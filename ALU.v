==> flow/design.v <==
`timescale 1ns / 1ps
module ALU(
    input clk,
    input reset,
	 input [31:0]kernel_val,
	 input pixel_valid,
	 input [31:0]read_data,
	 output reg [31:0]result,
	 output reg result_valid
    );
reg signed [63:0] accum;
reg signed [63:0] prdt;
always @(*) begin
	prdt = $signed(read_data)*$signed(kernel_val);
end
always @(posedge clk or posedge reset) begin
	if (reset) begin
	accum<=0;
	result<=0;
	result_valid<=0;
end
else begin 
	accum <= accum + prdt;
	if (pixel_valid) begin
		result <= accum + prdt;
		result_valid <=1;
		accum<=0;
	end 
	else begin
		result_valid <=0;
	end
end
end
endmodule
# --- Tool chain data of ALU ---
# The steps from the RTL of ALU to its reports follow in flow order.
# Lines are those of the file above, counted from 1.
# Library cell names are shortened.
design:
  top: "ALU"
  clock: "clk"
  lib: "sky130hd"
  corner: "tt_025C_1v80"

# --- After elaboration ---
# Yosys after proc, flatten, opt, wreduce and memory -nomap, before mapping. Enables and synchronous resets that opt folds into registers are not counted as muxes. Memory bits, and registers merged into a memory's read port (data or address), are not among the register bits. Print and check cells are not counted. Equal cells are merged and count once.
bits:
  ff_bits: 97
  clocked_rd_ports_x_width: 0
  latch_bits: 0
  n_memories: 0
  ram_bits: 0
  romBits: 0
  in_bits: 67
classes:
  n_cmp: 0
  reduce_logical: 0
  n_div: 0
  logic: 0
  n_eq: 0
  multipliers: 1
  mux: 2
  add_sub_neg: 1
  shift: 0
ops:
  columns: ["op", "count"]
  rows:
  - ["multiplier 32 x 32 -> 64 bit", 1]
  - ["adder 64 bit", 1]
  - ["2-to-1 mux 64 bit", 1]
  - ["2-to-1 mux 1 bit", 1]

# --- Logic depth ---
# Longest topological path by Yosys (ltp), each cell counted once; first at word level (registers and memories cut), then after technology mapping (sequential cells cut; the memories' decode and read muxes count).
depth:
  ltp_word: 3
  ABC_AREA: 0
  ltp_mapped: 26
  mapped_depth_nobuf: 24

# --- Synthesis result ---
# Yosys stat after the flow's synthesis: flattened, memories mapped to cells. It holds for the ABC_AREA given above (unset counts as 0); a run with the other value may have another netlist.
by_type:
  columns: ["type", "count", "area_total_um2"]
  rows:
  - ["fa_1", 438, 8768.41]
  - ["inv_1", 538, 2.02E+03]
  - ["and2_1", 302, 1.89E+03]
  - ["ha_1", 151, 1.89E+03]
  - ["dfrtp_1", 65, 1626.56]
  - ["nand2_1", 266, 998.458]
  - ["xnor2_1", 59, 516.746]
  - ["clkbuf_1", 88, 330.317]
  - ["xor2_1", 18, 157.651]
  - ["o21ai_0", 30, 150.144]
  - ["nor2_1", 33, 123.869]
  - ["a21o_1", 11, 82.579]
  - ["a21oi_1", 16, 80.077]
  - ["nor3_1", 14, 70.067]
  - ["mux2_2", 6, 67.565]
  - ["o21a_1", 9, 67.565]
  - ["a211oi_1", 8, 60.058]
  - ["xnor3_1", 2, 45.043]
# Other cell types: 31; their cells: 68.
mapped:
  n_buf: 96
  mapped_area_um2: 19427.4
  ff_cells: 65
  mapped_cells: 2122

# --- Path before layout ---
# Source: OpenSTA report_checks on the synthesized netlist (no wires, ideal clock, input and output delay 20% of the period each), path of least setup slack; recovery checks are left aside. Register names are those of the netlist, which keeps one name where synthesis merged equal registers.
synth_path:
  path_type: "input -> register"
  start: "input read_data[12]"
  end: "register result[29]"
  path_delay_ns: 6.468
  t_first_pin_ns: 2.200
  period_ns: 11.0
  setup_time_ns: 0.125
  slack_ns: 2.332
  path_buffers: 2
  t_arrival_ns: 8.543
  input_delay_ns: 2.200
  driving_pins: 23
  period_less_setup_slack_ns: 8.668
# "path_delay_ns" is the arrival time less input delay plus setup time.
# "driving_pins": output pins that drive a net of the path, with the launching flip-flop's if there is one; two outputs of one cell count as two.
# "period_less_setup_slack_ns" = period - worst setup slack (recovery checks aside). The figure is calculated, with input and output delays left at 20% of the set period.
# The rows between start and end are the longest chain of elaborated cells between them; the timing report does not say that the signal goes this way. Where chains are equally long, one stands for them.
# Each line given opens the expression or statement behind the cell; cells for indexed reads and writes are added by Yosys, which also makes memories of some case tables.
synth_via:
  path_cell_list: "clkbuf_1 -> clkbuf_1 -> and2_1 -> fa_1 -> fa_1 -> fa_1 -> inv_1 -> fa_1 -> fa_1 -> fa_1 -> inv_1 -> fa_1 -> inv_1 -> fa_1 -> inv_1 -> ha_1 -> a21o_1 -> a211oi_1 -> a31oi_2 -> a31o_1 -> a31oi_1 -> xnor2_1 -> mux2_2"
  elab_chain_cells: 2
synth_lines:
  columns: ["element", "line", "source"]
  rows:
  - ["from (decl)", 7, "input [31:0]read_data,"]
  - ["multiplier 32 x 32 -> 64 bit", 14, "prdt = $signed(read_data)*$signed(kernel_val);"]
  - ["adder 64 bit", 25, "result <= accum + prdt;"]
  - ["to (assign)", 19, "result<=0;"]
  - ["to (assign)", 25, null]
  - ["to (decl)", 8, "output reg [31:0]result,"]

# --- Path in the finished layout ---
# Path of least setup slack in the final report of run 1 (OpenROAD, finished layout, wires in). Where an end is a register, its clock arrival counts in the times.
layout_path:
  path_type: "input -> register"
  start: "input kernel_val[3]"
  end: "register result[29]"
  setup_time_ns: 0.11
  t_first_pin_ns: 2.08
  t_arrival_ns: 8.66
  slack_ns: 1.97
  driving_pins: 25
  period_ns: 10.4
  input_delay_ns: 2.08
  path_buffers: 4
# The rows between start and end are the longest chain of elaborated cells between them; the timing report does not say that the signal goes this way. Where chains are equally long, one stands for them.
layout_via:
  path_cell_list: "buf_6 -> buf_8 -> buf_6 -> clkbuf_16 -> and2_4 -> fa_1 -> fa_1 -> inv_2 -> fa_2 -> fa_1 -> inv_2 -> fa_1 -> fa_2 -> fa_1 -> inv_2 -> fa_1 -> inv_2 -> ha_4 -> and2_4 -> o2111ai_4 -> a31oi_4 -> a31o_1 -> a31oi_4 -> xnor2_2 -> mux2_4"
  elab_chain_cells: 2
layout_lines:
  columns: ["element", "line", "source"]
  rows:
  - ["from (decl)", 5, "input [31:0]kernel_val,"]
  - ["multiplier 32 x 32 -> 64 bit", 14, "prdt = $signed(read_data)*$signed(kernel_val);"]
  - ["adder 64 bit", 25, "result <= accum + prdt;"]
  - ["to (assign)", 19, "result<=0;"]
  - ["to (assign)", 25, null]
  - ["to (decl)", 8, "output reg [31:0]result,"]

# 2 stored runs of ALU in the flow (synthesis by Yosys, layout by OpenROAD, sky130hd cells), in arbitrary order. Constraints: input delay and output delay 20% of the set period each, output load 0.01 pF.
# "period_reached_ns" means the clock period less the worst setup slack. The figure is calculated, with input and output delays left at 20% of the set period.
# "timing.worst_path_ns" is the time allowed to the run's worst setup path (the clock period less input and output delay, where it has them) less its slack. Clock arrival times count: a late capture clock shortens it, a late launch clock lengthens it.
runs:
  - name: "run 1"
    settings:
      period_ns: 10.4
      CORE_UTILIZATION: 32
      SETUP_SLACK_MARGIN: 2.23
      PLACE_DENSITY: 0.84
      CELL_PAD_IN_SITES_GLOBAL_PLACEMENT: 3
      GPL_TIMING_DRIVEN: 0
      CTS_CLUSTER_DIAMETER: 385
      CAP_MARGIN: 5
      SLEW_MARGIN: 25
      CORE_MARGIN: 2
    results:
      die_footprint_um2: 62697.7
      timing.worst_path_ns: 6.35
      timing.worst_path_kind: "input -> register"
      post_route_util_frac: 0.406
      total_negative_slack_ns: 0.000
      period_reached_ns: 8.430
      setup_ws_ns: 1.970
      hold_ws_ns: 0.484
      synthesis_area_um2: 19427.4
  - name: "run 2"
    settings:
      period_ns: 6.27
      CAP_MARGIN: 20
      CORE_MARGIN: 2
      CORE_UTILIZATION: 40
      SLEW_MARGIN: 20
    results:
      die_footprint_um2: 50346.4
      timing.worst_path_ns: 6.10
      timing.worst_path_kind: "input -> register"
      post_route_util_frac: 0.546
      total_negative_slack_ns: -35.760
      period_reached_ns: 7.358
      setup_ws_ns: -1.088
      hold_ws_ns: 0.481
      synthesis_area_um2: 19427.4
