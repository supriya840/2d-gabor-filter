==> flow/design.v <==
`timescale 1ns / 1ps
module CLU(
    input clk,
    input reset,
    input conv,
    output reg [7:0]read_address,
    output reg [7:0]write_address,
    output reg [3:0]kernel_addr,
    output reg mem_en,
    output reg pixel_valid,
    output reg done,
	 output reg [7:0] center_cnt
    );
localparam s_write = 2'b00;
localparam s_conv = 2'b01;
localparam s_done = 2'b10;
reg [1:0]state;
reg [7:0]pix_cnt;
reg [3:0]kernel_cnt;
reg [4:0]row;
reg [4:0]column;
reg signed [15:0] base_addr;
reg signed [15:0] offset;
reg signed [15:0] tmp_addr;
always @(posedge clk) begin
	if (reset) begin
		state <= s_write;
		pix_cnt <=8'd0;
	   center_cnt <= 8'd0;
      kernel_cnt <= 4'd0;
      mem_en  <= 1'b0;
      write_address <= 8'd0;
      read_address  <= 8'd0;
      kernel_addr   <= 4'd0;
      pixel_valid   <= 1'b0;
      done          <= 1'b0;
	end
	else begin
		case (state)
		s_write: begin
			if (!conv) begin 
				mem_en <= 1'b1;
				write_address <=pix_cnt;
				if (pix_cnt == 8'd255) begin
					state <= s_conv;
				end else begin 
					pix_cnt <= pix_cnt +1'b1;
				end
			end
		end
		s_conv: begin
			mem_en <=1'b0;
			done <= 1'b0;
			row <= center_cnt/8'd16;
			column <=center_cnt%8'd16;
			base_addr <= (row*16);
			case (kernel_addr)
				4'd0: offset <= -17;
				4'd1: offset <= -16;
				4'd2: offset <= -15;
				4'd3: offset <= -1;
				4'd4: offset <= 0;
				4'd5: offset <= 1;
				4'd6: offset <= 15;
				4'd7: offset <= 16;
				4'd8: offset <= 17;
				default : offset <=0;
			endcase 
			tmp_addr = base_addr + offset + column;
			if ((tmp_addr<0)||(tmp_addr>255)) begin
				read_address <= 8'd0;
			end else begin
				read_address <= tmp_addr[7:0];
         end
			kernel_addr <= kernel_cnt;
			pixel_valid <=(kernel_cnt == 4'd8);
			if (kernel_cnt==4'd8) begin
				kernel_cnt<=4'd0;
				if (center_cnt ==8'd255) 
					state <= s_done;
				else 
					center_cnt <= center_cnt + 1'b1;
			end else begin
				kernel_cnt <= kernel_cnt +1'b1;
			end
		end
		s_done: begin 
			mem_en <=1'b0;
			pixel_valid<=1'b0;
			done <= 1'b1;
		end
		default: state <= s_write; 
		endcase
	end 
end 
endmodule
# Reports on CLU
# The steps from the RTL of CLU to its reports follow in flow order.
# Lines are those of the file above, counted from 1.
# Operators carry their Yosys type and port widths (W data, S select, Z words).
# Cell names lack the library's common part.
# Not given: n/a
# design
top	CLU
clock_port	clk
library	sky130hd
lib_corner	tt_025C_1v80

# Word level
# Yosys after proc, flatten, opt, wreduce and memory -nomap, before mapping. Memory bits, and registers merged into a memory's read port (data or address), are not among the register bits. Print and check cells are not counted.
# Yosys's memory passes give these memory sizes; they may raise the number of words (mostly to a power of two), join words into wider ones and drop unused or constant bits.
# op_classes
n_addsub	5
compare	2
equal	9
n_mux	11
bitwise	5
reduce_logical	11
# op_table
operator	count
$lt A16 B1 Y1 const B	1
$add A16 B4 Y16	1
$gt A16 B9 Y1 const B	1
$add A8 B1 Y8 const B	2
$add A8 B16 Y16	1
$eq A8 B8 Y1 const B	2
$ne A2 B2 Y1 const B	4
$mux W8	1
$mux W2	4
$reduce_and A2 Y1	3
$reduce_and A3 Y1	2
$pmux W2 S3	1
$pmux W1 S2	3
$not A1 Y1	5
$reduce_and A5 Y1	1
$reduce_bool A2 Y1	2
$add A4 B1 Y4 const B	1
$eq A4 B4 Y1 const B	1
$mux W4	1
$eq A2 B1 Y1 const B	1
$eq A2 B2 Y1 const B	1
$logic_not A2 Y1	1
$reduce_or A2 Y1	1
$logic_or A1 B1 Y1	1
$mux W1	1
# bits
register_bits	57
rom_bits	256
clocked_rd_ports_x_width	16
mem_count	1
input_bits	3
out_inout_bits	31
elab_cells	57
# mem_list
name	size	width	rd	wr	line_no	text
(no name shown)	16	16	1	0	57	case (kernel_addr)

# Logic depth
# Longest topological path by Yosys (ltp), each cell counted once; first at word level (registers and memories cut), then after technology mapping (sequential cells cut; the memories' decode and read muxes count).
# logic_depth
word_depth	5
ABC_AREA	0
ltp_mapped	8
mapped_depth_nobuf	8

# Mapped cells and area
# The flow's flattened synthesis, as Yosys stat reports it; memories are mapped. The netlist is that of the ABC_AREA named above (0 if unset); the other value can give another one.
# The area totals of this step are shown rounded.
# by_type
cell_type	count	area_total_um2
dfxtp_1	46	920.883
edfxtp_1	16	480.461
ha_1	18	225.216
nor2_1	38	142.637
a21oi_1	22	110.106
nand2_1	27	101.347
xor2_1	11	96.342
mux2i_1	8	80.077
a32o_1	7	70.067
xnor2_1	6	52.55
o21ai_0	10	50.048
nand3_1	7	35.034
inv_1	7	26.275
a32o_2	2	22.522
fa_1	1	20.019
nor3_1	4	20.019
and3_1	3	18.768
clkbuf_1	5	18.768
# Not listed: further types 26, cells in them 37.
# mapped
mapped_cells	275
mapped_area_um2	2760
seq_area_um2	1400
ffs	62
buf_cells	9

# Timing after synthesis
# Source: OpenSTA report_checks on the synthesized netlist (no wires, ideal clock, input and output delay 20% of the period each), path of least setup slack; recovery checks are left aside. Register names are those of the netlist, which keeps one name where synthesis merged equal registers.
# synth_timing
path_type	flip-flop to flip-flop
from	register offset[0]
to	register read_address[0]
period_ps	2200
setup_ps	118
launch_ps	0
arrival_ps	2114
required_time_ps	2082
setup_slack_ps	-32
path_delay_ps	2232
path_stages	9
path_buffers	0
synth_period_reached_ps	2232
# "path_delay_ps" = arrival - input delay + setup time.
# "path_stages" counts driving pins, that of a launching flip-flop among them; a cell with two outputs on the path counts twice.
# "synth_period_reached_ps" = period - worst setup slack (recovery checks aside). The figure is calculated, with input and output delays left at 20% of the set period.
# Between the ends stands the longest chain of elaborated cells between them, by number of cells; it is not shown to be the way that was timed. Of several equally long chains one is given.
# A line is the first line of the expression or statement that the cell stems from. Yosys adds cells for indexed reads and writes and turns some case tables into memories.
# A register here has more assigning lines than the two given.
# synth_via
cell_sequence	edfxtp_1 -> ha_1 -> fa_1 -> a211oi_1 -> o21bai_1 -> o31ai_1 -> or4_4 -> nand3_2 -> a32o_2
elab_chain_len	5
cells_between	6
cone_lines	2
classes_between	2 x add/sub; 2 x compare; 1 x mux; 1 x reduce/logical
# synth_lines
item	line_no	text
from (decl)	23	reg signed [15:0] offset;
from (assign)	58	4'd0: offset <= -17;
from (assign)	59	4'd1: offset <= -16;
$add A8 B16 Y16	69	tmp_addr = base_addr + offset + column;
$add A16 B4 Y16	69
$lt A16 B1 Y1	70	if ((tmp_addr<0)||(tmp_addr>255)) begin
$logic_or A1 B1 Y1	70
$mux W8	70
to (assign)	71	read_address <= 8'd0;
to (assign)	73	read_address <= tmp_addr[7:0];
to (decl)	6	output reg [7:0]read_address,

# Worst path after layout
# From the final timing report of entry A: the path of least setup slack in the routed layout; clock arrival at registers is part of the times.
# The report prints the path's times to 10 ps; the period is as set.
# layout_timing
path_type	flip-flop to flip-flop
from	register offset[0]
to	register read_address[1]
period_ps	3370
setup_ps	100
launch_ps	330
arrival_ps	2740
required_time_ps	3600
setup_slack_ps	860
path_stages	9
path_buffers	0
# Between the ends stands the longest chain of elaborated cells between them, by number of cells; it is not shown to be the way that was timed. Of several equally long chains one is given.
# A register here has more assigning lines than the two given.
# layout_via
cell_sequence	edfxtp_1 -> ha_1 -> fa_1 -> a211oi_1 -> o21bai_1 -> o31ai_1 -> or4_4 -> nand3_2 -> a32o_2
elab_chain_len	5
cells_between	6
cone_lines	2
classes_between	2 x add/sub; 2 x compare; 1 x mux; 1 x reduce/logical
# layout_lines
item	line_no	text
from (decl)	23	reg signed [15:0] offset;
from (assign)	58	4'd0: offset <= -17;
from (assign)	59	4'd1: offset <= -16;
$add A8 B16 Y16	69	tmp_addr = base_addr + offset + column;
$add A16 B4 Y16	69
$lt A16 B1 Y1	70	if ((tmp_addr<0)||(tmp_addr>255)) begin
$logic_or A1 B1 Y1	70
$mux W8	70
to (assign)	71	read_address <= 8'd0;
to (assign)	73	read_address <= tmp_addr[7:0];
to (decl)	6	output reg [7:0]read_address,

# Top module CLU; platform sky130hd; tools Yosys and OpenROAD; 2 stored runs in no particular order. Input and output delays are each 20% of the period that was set; the output load is 0.01 pF.
# "achievedPeriod_ps": clock period set for the run, less the worst setup slack. It is reckoned from that one timing run; input and output delays stay at 20% of the period that was set.
# "worst_setup_path_time_ps" means the part of the period allowed to the worst setup path (the constraints hold back 20% at inputs and 20% at outputs) less its slack; where the path has registers, the arrival times of their clocks count too.
# By "total_power_w" is meant OpenSTA's value without simulated activity: inputs other than the clock are taken to toggle once in ten clock periods, and the tool carries that through the logic.
# "worst_setup_path_time_ps" is given in steps of 10 ps.
# The results are shown rounded.
# Settings: -- = not set for that run.
run	period_ns	CORE_UTILIZATION	PLACE_DENSITY	CORE_ASPECT_RATIO	CORE_MARGIN	TNS_END_PERCENT	ABC_AREA	CTS_CLUSTER_SIZE	CTS_CLUSTER_DIAMETER	MIN_ROUTING_LAYER	MAX_ROUTING_LAYER	CAP_MARGIN	SLEW_MARGIN	SETUP_SLACK_MARGIN	PLACE_DENSITY_LB_ADDON	CELL_PAD_IN_SITES_DETAIL_PLACEMENT	holdWs_ps	utilization_pct	worst_setup_path_time_ps	critical_path_type	achievedPeriod_ps	fin_ws_ps	final_stdcell_area_um2	final_setup_tns_ps	total_power_w	total_die_area_um2	synth_chip_area_um2
entry A	3.37	30	0.71	0.94	2	75	0	22	198	met1	met5	20	20	--	--	--	425	39.3	2510	flip-flop to flip-flop	2509	861	3470	0	0.00159	9970	2760
entry B	1.88	59	--	--	2	--	--	--	--	met1	met5	20	30	-0.02	0.29	0	421	81.0	2220	flip-flop to flip-flop	2224	-344	3580	-2600	0.00255	5230	2760
